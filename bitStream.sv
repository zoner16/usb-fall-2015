==> flow/design.v <==
module bitStream (clk, rst_L, encode, pid, addr, endp, halt_stream, out, NRZI_begin, stream_begin, stream_done);
    input logic clk, rst_L, encode, halt_stream;
    input logic [3:0] pid, endp;
    input logic [6:0] addr;
    output logic out, NRZI_begin, stream_begin, stream_done;
    logic [6:0] count, size;
    logic [3:0] npid;
    logic [7:0] sync;
    logic [26:0] packet;
    assign npid = ~pid;
    assign sync = 8'b10000000;
    assign size = 7'd27;
    enum logic {STANDBY = 1'b0, SEND = 1'b1} state;
    always_ff @(posedge clk, negedge rst_L) begin
        if (~rst_L) begin
            state = STANDBY;
            count = 0;
            NRZI_begin = 0;
            stream_begin = 0;
            stream_done = 0;
        end
        else if (~halt_stream) begin
            case(state) 
                STANDBY: begin
                    stream_done <= 0;
                    if (encode) begin
                        NRZI_begin <= 1;
                        state <= SEND;
                        packet <= {endp, addr, pid, npid, sync};
                    end
                end
                SEND: begin
                    out <= packet[count]; 
                    packet <= packet >> 1;
                    count <= count + 1'b1;
                    if(count == size - 1'b1) begin
                        state <= STANDBY;
                        stream_done <= 1;
                    end
                    else if (count <= 7'd7) begin
                        stream_begin <= 1;
                    end
                    else begin
                        stream_begin <= 0;
                    end
                end                
            endcase
        end
    end
endmodule: bitStream
Step by step through the tools: bitStream
Tool output for the design above, in the order of the flow.
Lines are those of the file above, counted from 1.
{"block": "design", "top_module": "bitStream", "clock": "clk", "library": "sky130hd", "corner": "tt_025C_1v80"}

After elaboration
Counts by Yosys on the flattened word-level netlist (proc, flatten, opt, wreduce; memories kept). Register bits leave out memories and registers merged into their read ports (data or address). Print and check cells are left out. Cells with the same type and inputs are merged into one.
{"block": "bits", "ff_bits": 39, "inputBits": 19, "output_inout_bits": 4, "wordCells": 31}
{"block": "op_classes", "n_addsub": 1, "n_cmp": 1, "equal": 3, "shift": 1, "n_mux": 8, "n_logic": 4, "n_reduce_logical": 6}
{"block": "op_table", "cell": "27-bit case mux with 2-bit select", "n": 1}
{"block": "op_table", "cell": "27-bit by 7-bit indexed select with 1-bit output", "n": 1}
{"block": "op_table", "cell": "27-bit 2-to-1 mux", "n": 1}
{"block": "op_table", "cell": "3-bit AND reduction", "n": 4}
{"block": "op_table", "cell": "7-bit by 1-bit adder with 7-bit output (second input constant)", "n": 1}
{"block": "op_table", "cell": "7-bit by 3-bit less-or-equal comparator with 1-bit output (second input constant)", "n": 1}
{"block": "op_table", "cell": "7-bit by 5-bit equality test with 1-bit output (second input constant)", "n": 1}
{"block": "op_table", "cell": "2-bit AND reduction", "n": 2}
{"block": "op_table", "cell": "4-bit inverter", "n": 1}
{"block": "op_table", "cell": "1-bit case mux with 2-bit select", "n": 2}
{"block": "op_table", "cell": "1-bit 2-to-1 mux", "n": 4}
{"block": "op_table", "cell": "1-bit inverter", "n": 3}
{"block": "op_table", "cell": "2-bit by 1-bit != test with 1-bit output (second input constant)", "n": 1}
{"block": "op_table", "cell": "2-bit != test (second input constant)", "n": 1}

Logic depth
Longest topological path by Yosys (ltp), each cell counted once; first at word level (registers and memories cut), then after technology mapping (sequential cells cut; the memories' decode and read muxes count).
{"block": "logic_depth", "word_depth": 3, "abc_area": 1, "depth_mapped": 11, "ltp_nobuf": 10}

After synthesis
Source: synth_stat.txt of the flow (Yosys; design flattened, memories mapped). It holds for the ABC_AREA given above (unset counts as 0); a run with the other value may have another netlist.
The area totals of this step are shown rounded.
{"block": "by_type", "cell_type": "sky130_fd_sc_hd__edfxtp_1", "n": 28, "type_area_um2": 840.806}
{"block": "by_type", "cell_type": "sky130_fd_sc_hd__nand2_1", "n": 86, "type_area_um2": 322.81}
{"block": "by_type", "cell_type": "sky130_fd_sc_hd__dfrtp_1", "n": 11, "type_area_um2": 275.264}
{"block": "by_type", "cell_type": "sky130_fd_sc_hd__inv_1", "n": 29, "type_area_um2": 108.854}
{"block": "by_type", "cell_type": "sky130_fd_sc_hd__nand3_1", "n": 16, "type_area_um2": 80.077}
{"block": "by_type", "cell_type": "sky130_fd_sc_hd__nor2_1", "n": 16, "type_area_um2": 60.058}
{"block": "by_type", "cell_type": "sky130_fd_sc_hd__xor2_1", "n": 4, "type_area_um2": 35.034}
{"block": "by_type", "cell_type": "sky130_fd_sc_hd__buf_6", "n": 3, "type_area_um2": 33.782}
{"block": "by_type", "cell_type": "sky130_fd_sc_hd__o21bai_1", "n": 4, "type_area_um2": 30.029}
{"block": "by_type", "cell_type": "sky130_fd_sc_hd__ha_1", "n": 2, "type_area_um2": 25.024}
{"block": "by_type", "cell_type": "sky130_fd_sc_hd__a21oi_1", "n": 4, "type_area_um2": 20.019}
{"block": "by_type", "cell_type": "sky130_fd_sc_hd__nor2_8", "n": 1, "type_area_um2": 20.019}
{"block": "by_type", "cell_type": "sky130_fd_sc_hd__nand2_2", "n": 3, "type_area_um2": 18.768}
{"block": "by_type", "cell_type": "sky130_fd_sc_hd__nor2_2", "n": 3, "type_area_um2": 18.768}
{"block": "by_type", "cell_type": "sky130_fd_sc_hd__xnor2_1", "n": 2, "type_area_um2": 17.517}
{"block": "by_type", "cell_type": "sky130_fd_sc_hd__buf_2", "n": 3, "type_area_um2": 15.014}
{"block": "by_type", "cell_type": "sky130_fd_sc_hd__buf_8", "n": 1, "type_area_um2": 15.014}
{"block": "by_type", "cell_type": "sky130_fd_sc_hd__o21ai_0", "n": 3, "type_area_um2": 15.014}
Other cell types: 9; their cells: 12.
{"block": "mapped", "cell_count": 231, "mapped_area_um2": 2020, "sequential_area_um2": 1120, "ffs": 39, "buf_cells": 10}

Path before layout
Path of least setup slack by OpenSTA after synthesis, without wires, with an ideal clock, recovery checks aside; 20% of the period is set as input and as output delay. Where synthesis merged equal registers, the netlist keeps one of their names.
{"block": "synth_path", "path_type": "input port to flip-flop", "start": "in halt_stream", "end": "reg packet[0]", "clock_period_ps": 3560, "in_delay_ps": 712, "setup_ps": 411, "launch_ps": 712, "arrival_time_ps": 1998, "required_ps": 3149, "path_slack_ps": 1151, "delay_ps": 1697, "driving_pins": 3, "n_path_buf": 0, "period_less_setup_slack_ps": 2409}
"delay_ps" is the arrival time less input delay plus setup time.
"driving_pins": output pins that drive a net of the path, with the launching flip-flop's if there is one; two outputs of one cell count as two.
"period_less_setup_slack_ps" is the clock period less the worst setup slack; recovery checks do not enter. This is arithmetic on one report: input and output delays are still those of the set period (20% each).
Between the ends stands the longest chain of elaborated cells between them, by number of cells; it is not shown to be the way that was timed. Of several equally long chains one is given.
A line is the first line of the expression or statement that the cell stems from. Yosys adds cells for indexed reads and writes and turns some case tables into memories.
{"block": "synth_between", "cell_sequence": "sky130_fd_sc_hd__inv_1 sky130_fd_sc_hd__nand2_1 sky130_fd_sc_hd__nor2_1", "elab_chain_cells": 2, "cone_cells": 2, "lines_between": 0, "classes_between": "1 x logic; 1 x reduce/logical"}
{"block": "synth_lines", "element": "start, declared", "line": 2, "text": "input logic clk, rst_L, encode, halt_stream;"}
{"block": "synth_lines", "element": "1-bit inverter"}
{"block": "synth_lines", "element": "3-bit AND reduction"}
{"block": "synth_lines", "element": "end, assigned", "line": 29, "text": "packet <= {endp, addr, pid, npid, sync};"}
{"block": "synth_lines", "element": "end, assigned", "line": 34, "text": "packet <= packet >> 1;"}
{"block": "synth_lines", "element": "end, declared", "line": 9, "text": "logic [26:0] packet;"}

Path in the finished layout
From the final timing report of stored run 2: the path of least setup slack in the routed layout; clock arrival at registers is part of the times.
The path's times are printed in steps of 10 ps; the period is the one set.
{"block": "layout_path", "path_type": "input port to flip-flop", "start": "in rst_L", "end": "reg packet[19]", "clock_period_ps": 3790, "in_delay_ps": 760, "setup_ps": 330, "launch_ps": 760, "arrival_time_ps": 2190, "required_ps": 3730, "path_slack_ps": 1550, "driving_pins": 4, "n_path_buf": 2}
Between the ends stands the longest chain of elaborated cells between them, by number of cells; it is not shown to be the way that was timed. Of several equally long chains one is given.
{"block": "layout_between", "cell_sequence": "sky130_fd_sc_hd__clkdlybuf4s50_1 sky130_fd_sc_hd__nand2_1 sky130_fd_sc_hd__nor2_2 sky130_fd_sc_hd__buf_4", "elab_chain_cells": 1, "cone_cells": 1, "lines_between": 0, "classes_between": "1 x reduce/logical"}
{"block": "layout_lines", "element": "start, declared", "line": 2, "text": "input logic clk, rst_L, encode, halt_stream;"}
{"block": "layout_lines", "element": "3-bit AND reduction"}
{"block": "layout_lines", "element": "end, assigned", "line": 29, "text": "packet <= {endp, addr, pid, npid, sync};"}
{"block": "layout_lines", "element": "end, assigned", "line": 34, "text": "packet <= packet >> 1;"}
{"block": "layout_lines", "element": "end, declared", "line": 9, "text": "logic [26:0] packet;"}

==> results <==
Settings and measured results of 2 stored flow runs for module bitStream (sky130hd), not sorted in any way. The constraints put input and output delay at 20% of the set period each and load the outputs with 0.01 pF.
"clock_period_reached_ps" = clock period - worst setup slack. The figure is calculated, with input and output delays left at 20% of the set period.
"worst_path_time_ps" = time allowed to the worst setup path (clock period - input delay - output delay, where it has them) - its slack; a late launch clock adds to it, a late capture clock takes from it.
"fin_power_uw" is the tool's figure for a default switching activity; nothing was simulated.
"worst_path_time_ps" is known to 10 ps.
Values from the reports are rounded here.

Stored run 1
==> flow/run.sh <==
#!/bin/bash
# the make line also repeats the synthesis and layout settings of config.mk as NAME=value (left out here)
make -C /OpenROAD-flow-scripts/flow DESIGN_CONFIG=/design/flow/config.mk WORK_HOME=/design/flow/orfs CLKGATE_MAP_FILE= finish
==> flow/config.mk <==
export PLATFORM = sky130hd
export DESIGN_NAME = bitStream
export DESIGN_NICKNAME = bitStream
export VERILOG_FILES = /design/flow/design.v
export SDC_FILE = /design/flow/constraint.sdc
export NUM_CORES = 4
export LEC_CHECK = 0
export CAP_MARGIN = 0
export CELL_PAD_IN_SITES_DETAIL_PLACEMENT = 1
export CELL_PAD_IN_SITES_GLOBAL_PLACEMENT = 2
export CORE_MARGIN = 2
export CORE_UTILIZATION = 62
export CTS_CLUSTER_SIZE = 81
export GPL_ROUTABILITY_DRIVEN = 0
export SETUP_SLACK_MARGIN = 0.29
export SLEW_MARGIN = 20
==> flow/constraint.sdc <==
create_clock -name core_clock -period 2.2 [get_ports {clk}]
set_input_delay 0.4400 -clock core_clock [delete_from_list [all_inputs] [get_ports {clk}]]
set_output_delay 0.4400 -clock core_clock [all_outputs]
set_load 0.01 [all_outputs]

==> results of stored run 1, as JSON <==
{
  "outcome": "stopped before the end: placement reported GPL-0301"
}

Stored run 2
==> flow/run.sh <==
#!/bin/bash
# the make line also repeats the synthesis and layout settings of config.mk as NAME=value (left out here)
make -C /OpenROAD-flow-scripts/flow DESIGN_CONFIG=/design/flow/config.mk WORK_HOME=/design/flow/orfs CLKGATE_MAP_FILE= finish
==> flow/config.mk <==
export PLATFORM = sky130hd
export DESIGN_NAME = bitStream
export DESIGN_NICKNAME = bitStream
export VERILOG_FILES = /design/flow/design.v
export SDC_FILE = /design/flow/constraint.sdc
export NUM_CORES = 4
export LEC_CHECK = 0
export ABC_AREA = 1
export CAP_MARGIN = 20
export CORE_ASPECT_RATIO = 0.53
export CORE_MARGIN = 2
export CORE_UTILIZATION = 31
export CTS_CLUSTER_SIZE = 44
export GPL_ROUTABILITY_DRIVEN = 1
export MAX_ROUTING_LAYER = met4
export MIN_ROUTING_LAYER = met1
export PLACE_DENSITY_LB_ADDON = 0.18
export SETUP_SLACK_MARGIN = 0.42
export SLEW_MARGIN = 20
export TNS_END_PERCENT = 35
==> flow/constraint.sdc <==
create_clock -name core_clock -period 3.79 [get_ports {clk}]
set_input_delay 0.7580 -clock core_clock [delete_from_list [all_inputs] [get_ports {clk}]]
set_output_delay 0.7580 -clock core_clock [all_outputs]
set_load 0.01 [all_outputs]

==> results of stored run 2, as JSON <==
{
  "fin_ws_ps": 1550,
  "hold_worst_slack_ps": 473,
  "utilization_frac": 0.388,
  "fin_power_uw": 1790,
  "yosys_chip_area_um2": 2020,
  "clock_period_reached_ps": 2243,
  "post_route_stdcell_area_um2": 2450,
  "setupTns_ps": 0,
  "worst_path_time_ps": 1490,
  "worst_path_kind": "input port to flip-flop",
  "die_footprint_um2": 7230
}
