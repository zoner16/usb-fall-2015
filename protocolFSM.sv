==> flow/design.v <==
typedef struct packed {
  logic [3:0] pid;
  logic [3:0] endp;
  logic [6:0] addr;
  logic [63:0] data;
} pkt_t;
module protocolFSM
  (input bit         clk, rst_b, in_trans, out_trans, pkt_sent, pkt_received, crc_correct,
   input pkt_t       pkt_in,
   input bit [63:0]  data_from_host,
   output bit 	     failure, success, kill, encode, decode,
   output pkt_t      pkt_out,
   output bit [63:0] data_to_host);
   logic [7:0] 	    clk_count;
   logic [3:0] 	    timeout_count, corrupted_count;   
   enum logic [2:0] {Hold= 3'd0, InTransWait= 3'd1, InTrans = 3'd2, OutTransWait = 3'd3, OutTransDataWait= 3'd4, OutTrans= 3'd5} state;
    always_ff @(posedge clk, negedge rst_b) begin
        if (~rst_b) begin
            state <= Hold;
            encode <= 0;
            decode <= 0;
            kill <= 0;
            timeout_count <= 0;
            clk_count <= 0;
            failure <= 0;
            success <= 0;
            corrupted_count <= 0;
        end
        else begin
            case(state)
                Hold: begin
                    clk_count <= 0;
                    failure <= 0;
                    success <= 0;
                    timeout_count <= 0;
                    corrupted_count <= 0;
                    if (in_trans) begin 
                        pkt_out.pid <= 4'b1001;
                        pkt_out.addr <= 7'd5;
                        pkt_out.endp <= 4'd4;
                        encode <= 1;
                        kill <= 1;
                        state <= InTransWait;
                    end
                    else if (out_trans) begin
                        pkt_out.pid <= 4'b0001;
                        pkt_out.addr <= 7'd5;
                        pkt_out.endp <= 4'd4;
                        encode <= 1;
                        kill <= 1;
                        state <= OutTransWait;
                    end
                end  
                InTransWait: begin  
                    clk_count <= 0;
                    encode <= 0;
                    kill <= 0;
                    if (pkt_sent) begin  
                        state <= InTrans;
                        decode <= 1;
                    end
                end
                InTrans: begin
                    decode <= 0;
                    if (corrupted_count == 4'd8) begin  
                        state <= Hold;
                        failure <= 1;
                    end
                    else if (timeout_count == 4'd8) begin  
                        state <= Hold;
                        failure <= 1;
                    end
                    else if (pkt_received && ~crc_correct) begin  
                        corrupted_count <= corrupted_count + 1;
                        pkt_out.pid <= 4'b1010;  
                        encode <= 1;
                        kill <= 1;
                        state <= InTransWait;
                    end
                    else if (pkt_received && crc_correct) begin  
                        state <= Hold;
                        success <= 1;
                        pkt_out.pid <= 4'b0010;  
                        encode <= 1;
                        kill <= 1;
                        data_to_host <= pkt_in.data;
                    end 
                    else if (clk_count == 8'd255) begin  
                        timeout_count <= timeout_count + 1'd1;
                        pkt_out.pid <= 4'b1010;  
                        encode <= 1;
                        kill <= 1;
                        state <= InTransWait;
                    end
                    else begin
                        clk_count <= clk_count + 1'd1;  
                    end
                end  
                OutTransWait: begin  
                    encode <= 0;
                    kill <= 0;
                    if (pkt_sent) begin
                        state <= OutTransDataWait;
                        pkt_out.pid <= 4'b0011;  
                        pkt_out.data <= data_from_host;
                        encode <= 1;
                        kill <= 1;
                   end
                end
                OutTransDataWait: begin  
                    clk_count <= 0;
                    encode <= 0;
                    kill <= 0;
                    if (pkt_sent) begin
                        state <= OutTrans;
                        decode <= 1;
                    end
                end
                OutTrans: begin
                    decode <= 0;
                    if (corrupted_count == 4'd8) begin  
                        state <= Hold;
                        failure <= 1;
                    end
                    else if (timeout_count == 4'd8) begin  
                        state <= Hold;
                        failure <= 1;
                    end
                    else if (pkt_received && pkt_in.pid == 4'b1010) begin
                        state <= OutTransDataWait;
                        pkt_out.pid <= 4'b0011;
                        pkt_out.data <= data_from_host;
                        encode <= 1;
                        kill <= 1;
                        corrupted_count <= corrupted_count + 1'd1;
                    end
                    else if (pkt_received && pkt_in.pid == 4'b0010) begin  
                        state <= Hold;
                        success <= 1;
                    end
                    else if (clk_count == 8'd255) begin  
                        timeout_count <= timeout_count + 1'd1;
                        state <= OutTransDataWait;
                        pkt_out.pid <= 4'b0011;
                        pkt_out.data <= data_from_host;
                        encode <= 1;
                        kill <= 1;
                    end
                    else begin
                        clk_count <= clk_count + 1'd1;  
                    end
                end
           endcase
        end
    end
endmodule: protocolFSM
Reports on protocolFSM
The steps from the RTL of protocolFSM to its reports follow in flow order. Lines are those of the file above, counted from 1. Operators carry their Yosys type and port widths (W data, S select, Z words). Cell names lack the library's common part. Not given: -

Top: protocolFSM. Clock input: clk. Standard-cell library: sky130hd. Corner: tt_025C_1v80.

Word-level counts
Counts by Yosys on the flattened word-level netlist (proc, flatten, opt, wreduce; memories kept). Register bits leave out memories and registers merged into their read ports (data or address). Print and check cells are left out.

The entry for register bits after elaboration reads 156. Under input bits stands 150. The entry for output and inout port bits reads 148. Under cells after elaboration stands 180.

Under add/subtract/negate cells stands 4. Under equal/unequal tests stands 33. Under mux-type cells stands 101. For bitwise operators the number is 4. For reductions and logical operators the number is 26.

Operator list (number): $mux W64 (6); $pmux W64 S2 (1); $mux W4 (28); $mux W8 (9); $mux W3 (15); $mux W1 (32); $ne A2 B2 Y1 const B (15); $reduce_and A7 Y1 (4); $reduce_and A9 Y1 (3); $pmux W8 S3 (1); $pmux W4 S3 (2); $pmux W3 S6 (1); $pmux W4 S4 (1); $add A4 B1 Y4 const B (3); $eq A4 B4 Y1 const B (3); $ne A6 B6 Y1 const B (2); $reduce_and A11 Y1 (1); $pmux W1 S5 (2); $ne A3 B3 Y1 const B (3); $reduce_bool A3 Y1 (3); $add A8 B1 Y8 const B (1); $eq A8 B8 Y1 const B (1); $eq A3 B2 Y1 const B (2); $eq A3 B3 Y1 const B (2); $reduce_and A6 Y1 (1); $reduce_bool A6 Y1 (1); $reduce_bool A5 Y1 (1); $logic_and A1 B1 Y1 (4).

Not listed: further kinds 14, cells in them 20.

Depth
Depth = most cells in a row (Yosys ltp): at word level without a register or memory, in the mapped netlist without a sequential cell, where the memories' decode and read muxes count.

The figure for depth after elaboration is 7. The entry for ABC_AREA reads 0. The figure for depth in mapped cells is 8.

After synthesis
Source: synth_stat.txt of the flow (Yosys; design flattened, memories mapped). It holds for the ABC_AREA given above (unset counts as 0); a run with the other value may have another netlist.

Cell types (number): edfxtp_1 (131); dfrtp_1 (26); nand2_1 (25); buf_4 (12); o21ai_0 (15); ha_1 (5); nand3_1 (11); a21oi_1 (9); inv_1 (10); nor2_1 (9); nand4_1 (5); mux2i_1 (3); o211ai_1 (4); dfstp_2 (1); a211oi_2 (2); a31oi_1 (4); clkbuf_1 (6); mux2_2 (2).

Not listed: further types 40, cells in them 55.

Under cells in the netlist stands 335. For chip area (Yosys) the number is 0.0057317 sq mm. Sequential part of the area: 0.0046107 sq mm. For flip-flop cells the number is 158.

Timing after synthesis
Source: OpenSTA report_checks on the synthesized netlist (no wires, ideal clock, input and output delay 20% of the period each), path of least setup slack; recovery checks are left aside. Register names are those of the netlist, which keeps one name where synthesis merged equal registers.

Path kind: input to register. From: input pkt_in. To: register (name not given). The figure for period is 5.26 ns. The figure for library setup time is 0.507 ns. For time at the first pin the number is 1.052 ns. The entry for arrival time reads 4.885 ns. For required time the number is 4.753 ns. For slack the number is -0.132 ns. Under delay of the path stands 4.340 ns. For driving pins on the path the number is 5. The figure for path buffers is 0. Under period reached after synthesis stands 5.392 ns.

"delay of the path" = arrival - input delay + setup time. "driving pins on the path": output pins that drive a net of the path, with the launching flip-flop's if there is one; two outputs of one cell count as two. "period reached after synthesis" = period - worst setup slack (recovery checks aside). The figure is calculated, with input and output delays left at 20% of the set period. An end named without its bit number is one bit of that signal or, where synthesis recoded a state register, one of its new flip-flops. Between the ends stands the longest chain of elaborated cells between them, by number of cells; it is not shown to be the way that was timed. Of several equally long chains one is given. A line is the first line of the expression or statement that the cell stems from. Yosys adds cells for indexed reads and writes and turns some case tables into memories. Only ways into the end's enable, where the timed path ends, are counted here.

Cell sequence: and4bb_4 -> nand2_2 -> o21a_1 -> a21o_1 -> a21oi_1. The figure for length of the longest elaborated chain is 4. For elaborated cells on any way between the ends the number is 7. Those cells by class: eq/ne (4); reduce/logical (3).

Ends and longest elaborated chain, post-synthesis: start: declaration (RTL line 9) `input pkt_t       pkt_in,`; $eq A4 B4 Y1 (RTL line 129) `else if (pkt_received && pkt_in.pid == 4'b1010) begin`; $logic_and A1 B1 Y1 (RTL line 129); $ne A3 B3 Y1; $reduce_and A7 Y1.

## Implementation results

module protocolFSM, platform sky130hd, 2 stored runs of the flow under differing settings, order arbitrary. Input and output delays are each 20% of the period that was set; the output load is 0.01 pF.

Files of flow run 1:
==> flow/run.sh <==
#!/bin/bash
# the make line also repeats the synthesis and layout settings of config.mk as NAME=value (left out here)
make -C /OpenROAD-flow-scripts/flow DESIGN_CONFIG=/design/flow/config.mk WORK_HOME=/design/flow/orfs CLKGATE_MAP_FILE= finish
==> flow/config.mk <==
export PLATFORM = sky130hd
export DESIGN_NAME = protocolFSM
export DESIGN_NICKNAME = protocolFSM
export VERILOG_FILES = /design/flow/design.v
export SDC_FILE = /design/flow/constraint.sdc
export NUM_CORES = 4
export LEC_CHECK = 0
export ABC_AREA = 0
export CAP_MARGIN = 20
export CORE_MARGIN = 10
export CORE_UTILIZATION = 59
export CTS_CLUSTER_SIZE = 63
export GPL_TIMING_DRIVEN = 1
export HOLD_SLACK_MARGIN = -0.01
export MIN_ROUTING_LAYER = met2
export SLEW_MARGIN = 20
export TNS_END_PERCENT = 45
==> flow/constraint.sdc <==
create_clock -name core_clock -period 4.7 [get_ports {clk}]
set_input_delay 0.9400 -clock core_clock [delete_from_list [all_inputs] [get_ports {clk}]]
set_output_delay 0.9400 -clock core_clock [all_outputs]
set_load 0.01 [all_outputs]

Outcome of flow run 1: not finished: clock tree synthesis ended with error DPL-0033.

Files of flow run 2:
==> flow/run.sh <==
#!/bin/bash
# the make line also repeats the synthesis and layout settings of config.mk as NAME=value (left out here)
make -C /OpenROAD-flow-scripts/flow DESIGN_CONFIG=/design/flow/config.mk WORK_HOME=/design/flow/orfs CLKGATE_MAP_FILE= finish
==> flow/config.mk <==
export PLATFORM = sky130hd
export DESIGN_NAME = protocolFSM
export DESIGN_NICKNAME = protocolFSM
export VERILOG_FILES = /design/flow/design.v
export SDC_FILE = /design/flow/constraint.sdc
export NUM_CORES = 4
export LEC_CHECK = 0
export CAP_MARGIN = 20
export CELL_PAD_IN_SITES_DETAIL_PLACEMENT = 2
export CELL_PAD_IN_SITES_GLOBAL_PLACEMENT = 0
export CORE_MARGIN = 2
export CORE_UTILIZATION = 57
export CTS_CLUSTER_SIZE = 72
export GPL_ROUTABILITY_DRIVEN = 0
export SETUP_SLACK_MARGIN = 0.92
export SLEW_MARGIN = 20
==> flow/constraint.sdc <==
create_clock -name core_clock -period 4.38 [get_ports {clk}]
set_input_delay 0.8760 -clock core_clock [delete_from_list [all_inputs] [get_ports {clk}]]
set_output_delay 0.8760 -clock core_clock [all_outputs]
set_load 0.01 [all_outputs]

Outcome of flow run 2: not finished: placement ended with a tool error.
