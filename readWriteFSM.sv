==> flow/design.v <==
typedef struct packed {
  logic [3:0] pid;
  logic [3:0] endp;
  logic [6:0] addr;
  logic [63:0] data;
} pkt_t;
module readWriteFSM
  (input bit         clk, rst_b, read, write, failure, success,
   input bit [15:0]  FSMmempage,
   input bit [63:0]  data_from_OS, data_from_device,
   output bit [63:0] data_to_device, data_to_OS,
   output bit        in_trans, out_trans, isValueReadCorrect, read_write_FSM_done);
    enum logic [1:0] {Hold = 2'b00, Out = 2'b01, ReadIn = 2'b10, WriteOut = 2'b11} state;
    always_ff @(posedge clk, negedge rst_b) begin
        if (~rst_b) begin
            state = Hold;
            isValueReadCorrect = 0;
            read_write_FSM_done = 0;
            data_to_device = 0;
            in_trans = 0;
            out_trans = 0;
            data_to_OS = 0;
        end
        else begin
            case(state)
                Hold: begin
                    isValueReadCorrect <= 0;
                    read_write_FSM_done <= 0;
                    in_trans <= 0;
                    out_trans <= 0;
                    if (read || write) begin
                        state <= Out;
                        out_trans <= 1;
                        data_to_device[15:0] <= FSMmempage;
                    end
                end
                Out: begin  
                    out_trans <= 0;
                    if (success) begin
                        if (read) begin
                            state <= ReadIn;
                            in_trans <= 1;
                        end
                        else begin
                            state <= WriteOut;
                            out_trans <= 1;
                            data_to_device <= data_from_OS;
                        end
                    end
                    else if (failure) begin
                        state <= Hold;
                        read_write_FSM_done <= 1;
                        isValueReadCorrect <= 0;
                    end
                end
                ReadIn: begin
                    in_trans <= 0;
                    if (success) begin
                        state <= Hold;
                        read_write_FSM_done <= 1;
                        isValueReadCorrect <= 1;
		        data_to_OS <= data_from_device;
                    end
                    else if (failure) begin
                        state <= Hold;
                        read_write_FSM_done <= 1;
                        isValueReadCorrect <= 0;
                    end
                end  
                WriteOut: begin
                    out_trans <= 0;
                    if (success) begin
                        state <= Hold;
                        read_write_FSM_done <= 1;
                        isValueReadCorrect <= 1;
                    end
                    else if (failure) begin
                        state <= Hold;
                        read_write_FSM_done <= 1;
                        isValueReadCorrect <= 0;
                    end
                end
            endcase
        end
    end
endmodule: readWriteFSM
Step by step through the tools: readWriteFSM --
The steps from the RTL of readWriteFSM to its reports follow in flow order. Line numbers count from 1 in the design file above. Cell names lack the library's common part. A cell with -- has no value.
Design: top readWriteFSM, clock clk, library sky130hd, library corner tt_025C_1v80

Elaborated design --
Counts by Yosys on the flattened word-level netlist (proc, flatten, opt, wreduce; memories kept). Register bits leave out memories and registers merged into their read ports (data or address). Print and check cells are left out.
Storage and ports: input bits 150, output and inout port bits 132, cells after elaboration 56, register bits after elaboration 134
Operators by class: reduce/logical cells 14, bitwise operators 1, muxes and demuxes 25, equality and inequality tests 8
Operators with widths (count):
- 16-bit two-way mux | 3
- 16-bit case mux with 2-bit select | 1
- 1-bit two-way mux | 12
- 2-bit inequality test (second input constant) | 5
- 1-bit case mux with 3-bit select | 3
- 2-bit two-way mux | 4
- 2-bit AND reduction | 3
- 3-bit AND reduction | 2
- 2-bit case mux with 3-bit select | 1
- 2-bit equality test (second input constant) | 2
- 2-bit nonzero test | 2
- 2-bit OR reduction | 2
- 4-bit AND reduction | 1
- 4-bit nonzero test | 1
- 3-bit nonzero test | 1
- 2-bit by 1-bit equality test with 1-bit output (second input constant) | 1
- 2-bit logical NOT | 1
- 1-bit case mux with 2-bit select | 1
- 1-bit logical OR | 1
- 1-bit inverter | 1

Logic depth --
Yosys ltp: most cells in a row. Word level: on the elaborated netlist, between registers, memories and ports. Mapped: between sequential cells and ports; inverters and the memories' decode and read muxes count.
Depth: word-level depth 4, ABC_AREA 0, depth in mapped cells 5, mapped depth without buffers 3

Netlist --
Source: synth_stat.txt of the flow (Yosys; design flattened, memories mapped). It holds for the ABC_AREA given above (unset counts as 0); a run with the other value may have another netlist.
Synthesis totals: flip-flops 136, sequential area 3404.5 um^2, mapped area 5465.2 um^2, cell count 331, buffer cells 18
Cells by type:
- dfrtp_1 | count 135, area in all 3378.24 um^2
- mux2_2 | count 74, area in all 833.299 um^2
- mux2_4 | count 38, area in all 570.547 um^2
- a221o_1 | count 16, area in all 160.154 um^2
- and3_1 | count 16, area in all 100.096 um^2
- buf_12 | count 3, area in all 60.058 um^2
- buf_2 | count 7, area in all 35.034 um^2
- buf_6 | count 3, area in all 33.782 um^2
- a2bb2oi_4 | count 1, area in all 26.275 um^2
- dfstp_2 | count 1, area in all 26.275 um^2
- a32o_1 | count 2, area in all 20.019 um^2
- nand2_1 | count 5, area in all 18.768 um^2
- nor2_1 | count 5, area in all 18.768 um^2
- a21o_1 | count 2, area in all 15.014 um^2
- buf_4 | count 2, area in all 15.014 um^2
- buf_8 | count 1, area in all 15.014 um^2
- and3b_4 | count 1, area in all 12.512 um^2
- mux2i_1 | count 1, area in all 10.01 um^2
Other cell types: 17; their cells: 18.

Timing after synthesis --
Path of least setup slack by OpenSTA after synthesis, without wires, with an ideal clock, recovery checks aside; 20% of the period is set as input and as output delay. Where synthesis merged equal registers, the netlist keeps one of their names.
Path post-synthesis: path kind input port to flip-flop, start point input success, end point register data_to_device[55], external input delay 380 ps, buffers on the path 3, delay of the path 1078 ps, path slack 442 ps, setup time 125 ps, stages 5, required time 1775 ps, period 1900 ps, arrival time 1333 ps, synthesis period reached 1458 ps
"delay of the path" is the arrival time less input delay plus setup time. "stages" counts driving pins, that of a launching flip-flop among them; a cell with two outputs on the path counts twice. "synthesis period reached" = period - worst setup slack (recovery checks aside). The figure is calculated, with input and output delays left at 20% of the set period. Between the ends stands the longest chain of elaborated cells between them, by number of cells; it is not shown to be the way that was timed. Of several equally long chains one is given. Each line given opens the expression or statement behind the cell; cells for indexed reads and writes are added by Yosys, which also makes memories of some case tables.
On the way, post-synthesis: cells stage by stage buf_4 and3b_4 buf_6 buf_8 mux2_4, length of the longest elaborated chain 1, elaborated cells between the ends (all ways) 1, those cells by class reduce/logical: 1
Ends and longest elaborated chain, post-synthesis:
- from (decl) | line 8 | (input bit         clk, rst_b, read, write, failure, success,
- 3-bit AND reduction
- to (assign) | line 19 | data_to_device = 0;
- to (assign) | line 47 | data_to_device <= data_from_OS;
- to (decl) | line 11 | output bit [63:0] data_to_device, data_to_OS,

Timing after layout --
Path of least setup slack in the final report of record 1 (OpenROAD, finished layout, wires in). Where an end is a register, its clock arrival counts in the times. The report prints the path's times to 10 ps; the period is as set.
Path post-layout: path kind flip-flop to output port, start point register in_trans, end point output in_trans, stages 2, required time 1480 ps, path slack 120 ps, buffers on the path 1, period 1850 ps, external output delay 370 ps, arrival time 1360 ps
At most two assigning lines are given for a register; there are more.
On the way, post-layout: cells stage by stage dfrtp_1 clkdlybuf4s50_1, length of the longest elaborated chain 0, elaborated cells between the ends (all ways) 0
Ends and longest elaborated chain, post-layout:
- from (decl) | line 12 | output bit        in_trans, out_trans, isValueReadCorrect, read_write_FSM_done);
- from (assign) | line 20 | in_trans = 0;
- from (assign) | line 29 | in_trans <= 0;
- to (decl) | line 12

==> runs of readWriteFSM <==
Top module readWriteFSM; platform sky130hd; tools Yosys and OpenROAD; 2 stored runs in no particular order. Input and output delays are each 20% of the period that was set; the output load is 0.01 pF.
"period reached" means the clock period less the worst setup slack. The figure is calculated, with input and output delays left at 20% of the set period.
"worst path time" is the time allowed to the run's worst setup path (the clock period less input and output delay, where it has them) less its slack. Clock arrival times count: a late capture clock shortens it, a late launch clock lengthens it.
"total power after layout": no workload was simulated; the value follows from the tool's default switching activity.
"worst path time" is known to 10 ps.

* Record 1 | settings: period_ns 1.85; CAP_MARGIN 20; CORE_MARGIN 2; CORE_UTILIZATION 40; SLEW_MARGIN 20 | results: post-synthesis cell area 5465.2 um^2; overall die area 14614.4 um^2; standard-cell area after routing 9171.3 um^2; utilization after routing 69.0 %; worst setup slack after layout 124 ps; total negative slack on setup checks 0 ps; total power after layout 15.104 mW; period reached 1726 ps; worst path time 1360 ps; worst path kind flip-flop to output port
* Record 2 | settings: period_ns 2.29; CORE_UTILIZATION 36; SETUP_SLACK_MARGIN 0.31; CORE_MARGIN 6; TNS_END_PERCENT 60; ABC_AREA 0; CTS_CLUSTER_DIAMETER 181; SLEW_MARGIN 40; MAX_ROUTING_LAYER met4; CAP_MARGIN 20 | results: post-synthesis cell area 5465.2 um^2; overall die area 18281.7 um^2; standard-cell area after routing 9058.7 um^2; utilization after routing 61.9 %; worst setup slack after layout 465 ps; total negative slack on setup checks 0 ps; total power after layout 12.127 mW; period reached 1825 ps; worst path time 1370 ps; worst path kind flip-flop to output port
